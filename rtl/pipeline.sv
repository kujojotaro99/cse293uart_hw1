==> flow/design.v <==
package config_pkg;
endpackage
module pipeline
 #(parameter [31:0] width_p = 8
  )
  (input [0:0] clk_i
  ,input [0:0] reset_i
  ,input [width_p - 1:0] data_i
  ,input [0:0] valid_i
  ,output [0:0] ready_o
  ,output [0:0] valid_o
  ,output [width_p - 1:0] data_o
  ,input [0:0] ready_i
  );
	logic [0:0] ready_l,valid_l;
	logic [width_p-1:0] data_l;
    always_ff @(posedge clk_i) begin
        if(reset_i) begin
            data_l <= '0;
        end else if(ready_o & valid_i) begin
            data_l <= data_i;
        end
    end
    always_ff @(posedge clk_i) begin
        if(reset_i) begin
            valid_l <= '0;
        end else if (ready_o) begin
            valid_l <= ready_o & valid_i;
        end
    end
	assign data_o = data_l;
	assign valid_o = valid_l;
	assign ready_o = ready_i | ~valid_o;
endmodule
Tool chain data of pipeline
What the tools print for pipeline, step after step.
Line numbers count from 1 in the design file above.
Operators carry their Yosys type and port widths (W data, S select, Z words).
Cell names lack the library's common part.
A cell with n/a has no value.

set-up
  design top = pipeline
  clock input = clk_i
  cell library = sky130hd
  corner = tt_025C_1v80

Elaborated design
Counts by Yosys on the flattened word-level netlist (proc, flatten, opt, wreduce; memories kept). Register bits leave out memories and registers merged into their read ports (data or address); mux counts leave out enables and synchronous resets folded into registers. Print and check cells are left out. Cells with the same type and inputs are merged into one.

bit counts
  register bits = 9
  elaborated cells = 5

cells by class
  bitwise gates (word level) = 3

operator list
  kind           number
  $and A1 B1 Y1  1
  $or A1 B1 Y1   1
  $not A1 Y1     1

Longest topological paths
Depth = most cells in a row (Yosys ltp): at word level without a register or memory, in the mapped netlist without a sequential cell, where the memories' decode and read muxes count.

depth
  depth in word-level cells = 3
  ABC_AREA = 0
  mapped depth = 5
  mapped depth without buffers = 3

After synthesis
Source: synth_stat.txt of the flow (Yosys; design flattened, memories mapped). It holds for the ABC_AREA given above (unset counts as 0); a run with the other value may have another netlist.

cells by type
  cell      number  area in all (um^2)
  dfxtp_1   9       180.173
  a21bo_1   8       80.077
  a21oi_2   8       70.067
  buf_6     4       45.043
  nand3_1   8       40.038
  nand2b_4  1       13.763
  a21oi_1   1       5.005
  clkbuf_1  1       3.754
  inv_1     1       3.754

mapped netlist
  standard cells after synthesis = 41
  cell area after synthesis = 441.7 um^2
  area of sequential cells = 180.2 um^2
  mapped flip-flops = 9
  buffer cells = 5

Timing after synthesis
OpenSTA on the mapped netlist: ideal clock, no wires. The path of least setup slack (recovery checks aside). Input and output delay are each 20% of the period. Register names are those of the netlist, which keeps one name where synthesis merged equal registers.

timing path after synthesis
  kind = reg-to-output
  from = reg valid_l
  to = out ready_o[0]
  period = 1.47 ns
  external output delay = 0.294 ns
  arrival time = 0.710 ns
  data required time = 1.176 ns
  path slack = 0.466 ns
  path delay = 0.710 ns
  driving pins on the path = 4
  synthesis period reached = 1.004 ns

"path delay" = arrival - input delay + setup time.
At an output port there is no setup time.
"driving pins on the path" counts driving pins, that of a launching flip-flop among them; a cell with two outputs on the path counts twice.
"synthesis period reached" = period - worst setup slack (recovery checks aside). The figure is calculated, with input and output delays left at 20% of the set period.
Between the ends stands the longest chain of elaborated cells between them, by number of cells; it is not shown to be the way that was timed. Of several equally long chains one is given.
Each line given opens the expression or statement behind the cell; cells for indexed reads and writes are added by Yosys, which also makes memories of some case tables.

on the way, after synthesis
  cells stage by stage = dfxtp_1 nand2b_4 buf_6 buf_6
  length of the longest elaborated chain = 2

ends and longest elaborated chain, after synthesis
  item             RTL line  source
  start, declared  15        logic [0:0] ready_l,valid_l;
  start, assigned  26        valid_l <= '0;
  start, assigned  28        valid_l <= ready_o & valid_i;
  $not A1 Y1       33        assign ready_o = ready_i | ~valid_o;
  $or A1 B1 Y1     33
  end, declared    10        ,output [0:0] ready_o

Lab notebook: pipeline

Top module pipeline; platform sky130hd; tools Yosys and OpenROAD; 2 stored runs in no particular order. Input and output delays are each 20% of the period that was set; the output load is 0.01 pF.

settings of run A
{
  "period_ns": 1.13,
  "CORE_UTILIZATION": 44,
  "SETUP_SLACK_MARGIN": 0.19,
  "PLACE_DENSITY": 0.78,
  "CORE_ASPECT_RATIO": 0.92,
  "ABC_AREA": 0,
  "MAX_ROUTING_LAYER": "met5",
  "CAP_MARGIN": 20,
  "CORE_MARGIN": 2,
  "SLEW_MARGIN": 20
}
report of run A: did not finish, floorplan, PDN-0185

settings of run B
{
  "period_ns": 1.13,
  "CORE_UTILIZATION": 41,
  "PLACE_DENSITY": 0.48,
  "CORE_MARGIN": 3,
  "CELL_PAD_IN_SITES_GLOBAL_PLACEMENT": 2,
  "GPL_ROUTABILITY_DRIVEN": 1,
  "CTS_CLUSTER_SIZE": 44,
  "CTS_CLUSTER_DIAMETER": 120,
  "SLEW_MARGIN": 35,
  "MIN_ROUTING_LAYER": "met2",
  "CAP_MARGIN": 20
}
report of run B: did not finish, place, GPL-0301
