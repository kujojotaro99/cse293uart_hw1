==> flow/design.v <==
package config_pkg;
endpackage
module pipe_mult
  #(parameter width_p = 32)
   (
    input logic clk_i,
    input logic reset_i,
    input logic ready_i,
    input logic valid_i,
    output logic ready_o,
    input logic [width_p - 1 : 0] a_i,  
    input logic [width_p - 1 : 0] b_i,  
    output logic valid_o,
    output logic [width_p - 1 : 0] result_o  
   );
   logic [(2 * width_p):0] product_reg, product_reg_next, a_i_reg_shifted, b_i_reg_extended;
   logic [width_p:0] count, next_count;
   logic valid_o_reg;
   logic ready_o_reg;
   typedef enum logic [2:0] {
    IDLE,
    LOAD,
    DO,
    DONE
   } state_t;
   state_t current_state, next_state;
   always_ff @(posedge clk_i) begin
    if (reset_i) begin
        current_state <= IDLE;
        count <= 0;
        result_o <= 0;
        product_reg <= 0;
    end else begin
        current_state <= next_state;
        count <= next_count;
        product_reg <= product_reg_next;
        result_o <= product_reg_next[(2*width_p):1];
    end
   end
   always_ff @(posedge clk_i) begin
    if (reset_i) begin
        a_i_reg_shifted<=0;
        b_i_reg_extended<=0;
    end else begin
        a_i_reg_shifted <= {a_i, {(width_p + 1){1'b0}}};
        b_i_reg_extended <= {-a_i, {(width_p + 1){1'b0}}};
    end
   end
   always_comb begin
    next_state = current_state;
    next_count = count;
    product_reg_next = product_reg;
    ready_o_reg = 1'b0;
    valid_o_reg = 1'b0;
    case (current_state)
        IDLE: begin
            ready_o_reg = 1'b1;
            if (valid_i) begin
                next_state = LOAD;
            end
        end
        LOAD: begin
            product_reg_next = {{(width_p){1'b0}}, b_i, 1'b0};
            next_state = DO;
        end
        DO: begin
            if (count < width_p) begin
                case (product_reg[1:0])
                    2'b01 : product_reg_next = product_reg + a_i_reg_shifted;
                    2'b10 : product_reg_next = product_reg + b_i_reg_extended;
                    default: product_reg_next = product_reg;
                endcase
                product_reg_next = product_reg_next >>> 1;
                next_count = count + 1;
            end else begin
                next_state = DONE;
            end
        end
        DONE: begin
            ready_o_reg = 1'b1;
            valid_o_reg = 1'b1;
            if (ready_i) begin
                next_state = IDLE;
                next_count = 0;
            end
        end
        default: next_state = IDLE;
    endcase
   end
   assign ready_o = ready_o_reg;
   assign valid_o = valid_o_reg;
endmodule
# From RTL to reports: pipe_mult
# The steps from the RTL of pipe_mult to its reports follow in flow order.
# Lines are those of the file above, counted from 1.
# Operators: Yosys type, input widths -> output width; for muxes data width and select width s.
# Library cell names are shortened.
# The mark -- stands for no value.
# setup
design	pipe_mult
clock	clk_i
library	sky130hd
corner	tt_025C_1v80

# Word-level counts
# Counts by Yosys on the flattened word-level netlist (proc, flatten, opt, wreduce; memories kept). Register bits leave out memories and registers merged into their read ports (data or address). Print and check cells are left out.
# bits
ff_bits	231
in_bits	68
out_inout_bits	34
elab_cells	41
# op_classes
add_sub_neg	4
n_cmp	1
eq_ne	9
n_mux	12
reduce_logical	7
# op_table
op	n
$pmux 65 s2	2
$add 65x65->65	2
$pmux 33 s2	1
$mux 33	2
$mux 65	1
$add 33x1->33 const B	1
$lt 33x6->1 const B	1
$neg 32->32	1
$pmux 3 s4	1
$mux 3	3
$ne 2x2->1 const B	4
$eq 3x2->1 const B	2
$reduce_and 3->1	2
$reduce_bool 2->1	2
$eq 3x1->1 const B	1
$logic_not 3->1	1
$eq 2x1->1 const B	1
$eq 2x2->1 const B	1
$reduce_and 2->1	1
$reduce_or 2->1	1
$mux 1	2

# Logic depth
# Longest topological path by Yosys (ltp), each cell counted once; first at word level (registers and memories cut), then after technology mapping (sequential cells cut; the memories' decode and read muxes count).
# depth
depth_word	4
ABC_AREA	1
ltp_mapped	17
depth_no_buf	16

# After synthesis
# Source: synth_stat.txt of the flow (Yosys; design flattened, memories mapped). It holds for the ABC_AREA given above (unset counts as 0); a run with the other value may have another netlist.
# The area totals of this step are shown rounded.
# types
type	n	area_total_um2
dfxtp_1	164	3.28E+03
nand2_1	395	1.48E+03
inv_1	186	698.17
nor2_1	161	604.33
ha_1	41	512.992
a21oi_1	84	420.403
mux2_2	30	337.824
nand3_1	63	315.302
o21ai_0	53	265.254
buf_4	32	240.23
a31oi_1	34	212.704
nor3_1	31	155.149
clkbuf_1	30	112.608
o21a_1	12	90.086
buf_6	6	67.565
o21ai_1	13	65.062
o211ai_1	8	60.058
buf_2	9	45.043
# Other cell types: 27; their cells: 54.
# synth_totals
stdcells	1406
mapped_area_um2	9390
seq_area_um2	3280
flip_flops	164
n_buf	80

# Timing after synthesis
# Path of least setup slack by OpenSTA after synthesis, without wires, with an ideal clock, recovery checks aside; 20% of the period is set as input and as output delay. Where synthesis merged equal registers, the netlist keeps one of their names.
# synth_timing
kind	register -> register
start	register (name not given)
end	register (name not given)
period_ns	3.2
setup_time_ns	0.132
launch_ns	0.000
arrival_time_ns	2.532
required_ns	3.068
slack_ns	0.536
path_delay_ns	2.664
driving_pins	17
path_buffers	1
synth_period_reached_ns	2.664
# "path_delay_ns" = arrival - input delay + setup time.
# "driving_pins": output pins that drive a net of the path, with the launching flip-flop's if there is one; two outputs of one cell count as two.
# "synth_period_reached_ns" = period - worst setup slack (recovery checks aside). The figure is calculated, with input and output delays left at 20% of the set period.
# The rows between start and end are the longest chain of elaborated cells between them; the timing report does not say that the signal goes this way. Where chains are equally long, one stands for them.
# A line is the first line of the expression or statement that the cell stems from. Yosys adds cells for indexed reads and writes and turns some case tables into memories.
# synth_via
cell_sequence	dfxtp_1 > ha_1 > buf_1 > mux2_2 > fa_1 > nand3_1 > nand3_1 > nand2_1 > nand2_1 > nand2_1 > nand2_1 > nand2_1 > nand2_1 > nand2_1 > nand3_1 > nand2_1 > a21oi_1
elab_chain_cells	4
cells_between	7
cone_lines	5
classes_between	add/sub (2); eq/ne (2); mux (3)
# synth_rtl
element	line_no	rtl
start: declaration	16
start: assignment	32
start: assignment	36
$add 65x65->65	70
$pmux 65 s2	68
$mux 65	67	if (count < width_p) begin
$pmux 65 s2	55	case (current_state)
end: assignment	32
end: assignment	36
end: declaration	16

# Path in the finished layout
# From the final timing report of run 1: the path of least setup slack in the routed layout; clock arrival at registers is part of the times.
# layout_timing
kind	register -> register
start	register (name not given)
end	register (name not given)
period_ns	6.3
setup_time_ns	0.15
launch_ns	0.42
arrival_time_ns	3.48
required_ns	6.57
slack_ns	3.09
driving_pins	14
path_buffers	1
# The rows between start and end are the longest chain of elaborated cells between them; the timing report does not say that the signal goes this way. Where chains are equally long, one stands for them.
# layout_via
cell_sequence	dfxtp_1 > ha_1 > buf_4 > mux2_2 > ha_1 > nand2_1 > nand3_1 > a21oi_1 > o21ai_0 > nand2_1 > nand2_1 > nand2_1 > nand3_1 > a21oi_2
elab_chain_cells	4
cells_between	7
cone_lines	5
classes_between	add/sub (2); eq/ne (2); mux (3)
# layout_rtl
element	line_no	rtl
start: declaration	16
start: assignment	32
start: assignment	36
$add 65x65->65	70
$pmux 65 s2	68
$mux 65	67	if (count < width_p) begin
$pmux 65 s2	55	case (current_state)
end: assignment	32
end: assignment	36
end: declaration	16

Wiki page: pipe_mult / flow data

Module pipe_mult, platform sky130hd: 2 stored runs of the flow (Yosys, OpenROAD) with differing settings, in no particular order. Input and output delays are each 20% of the period that was set; the output load is 0.01 pF.
"achieved_period_ns" is the run's clock period less its worst setup slack. It is reckoned from that one timing run; input and output delays stay at 20% of the period that was set.
"worst_path_ns" = time allowed to the worst setup path (clock period - input delay - output delay, where it has them) - its slack; a late launch clock adds to it, a late capture clock takes from it.
"final_power_mw" is the tool's figure for a default switching activity; nothing was simulated.
The measured numbers are rounded.

Run 1, flow files:
==> flow/run.sh <==
#!/bin/bash
# the make line also repeats the synthesis and layout settings of config.mk as NAME=value (left out here)
make -C /OpenROAD-flow-scripts/flow DESIGN_CONFIG=/design/flow/config.mk WORK_HOME=/design/flow/orfs CLKGATE_MAP_FILE= finish
==> flow/config.mk <==
export PLATFORM = sky130hd
export DESIGN_NAME = pipe_mult
export DESIGN_NICKNAME = pipe_mult
export VERILOG_FILES = /design/flow/design.v
export SDC_FILE = /design/flow/constraint.sdc
export NUM_CORES = 4
export LEC_CHECK = 0
export ABC_AREA = 1
export CAP_MARGIN = 25
export CELL_PAD_IN_SITES_GLOBAL_PLACEMENT = 0
export CORE_ASPECT_RATIO = 0.97
export CORE_MARGIN = 4
export CORE_UTILIZATION = 57
export GPL_ROUTABILITY_DRIVEN = 1
export HOLD_SLACK_MARGIN = 0.05
export PLACE_DENSITY_LB_ADDON = 0.27
export SLEW_MARGIN = 20
==> flow/constraint.sdc <==
create_clock -name core_clock -period 6.3 [get_ports {clk_i}]
set_input_delay 1.2600 -clock core_clock [delete_from_list [all_inputs] [get_ports {clk_i}]]
set_output_delay 1.2600 -clock core_clock [all_outputs]
set_load 0.01 [all_outputs]

==> results of run 1, as CSV <==
result,value
synthArea_um2,9390
setup_worst_slack_ns,3.09
worst_path_ns,3.21
worst_path_kind,"register -> register"
fin_tns_ns,0.000
achieved_period_ns,3.212
stdcell_area_um2,10900
dieArea_um2,18600
final_power_mw,2.69
finish.utilization_pct,68.4
fin_hold_ws_ns,0.437

Run 2, flow files:
==> flow/run.sh <==
#!/bin/bash
# the make line also repeats the synthesis and layout settings of config.mk as NAME=value (left out here)
make -C /OpenROAD-flow-scripts/flow DESIGN_CONFIG=/design/flow/config.mk WORK_HOME=/design/flow/orfs CLKGATE_MAP_FILE= finish
==> flow/config.mk <==
export PLATFORM = sky130hd
export DESIGN_NAME = pipe_mult
export DESIGN_NICKNAME = pipe_mult
export VERILOG_FILES = /design/flow/design.v
export SDC_FILE = /design/flow/constraint.sdc
export NUM_CORES = 4
export LEC_CHECK = 0
export CAP_MARGIN = 20
export CORE_MARGIN = 2
export CORE_UTILIZATION = 40
export SLEW_MARGIN = 20
==> flow/constraint.sdc <==
create_clock -name core_clock -period 4.38 [get_ports {clk_i}]
set_input_delay 0.8760 -clock core_clock [delete_from_list [all_inputs] [get_ports {clk_i}]]
set_output_delay 0.8760 -clock core_clock [all_outputs]
set_load 0.01 [all_outputs]

==> results of run 2, as CSV <==
result,value
synthArea_um2,8710
setup_worst_slack_ns,0.696
worst_path_ns,3.68
worst_path_kind,"register -> register"
fin_tns_ns,0.000
achieved_period_ns,3.684
stdcell_area_um2,10200
dieArea_um2,23000
final_power_mw,3.54
finish.utilization_pct,48.2
fin_hold_ws_ns,0.471
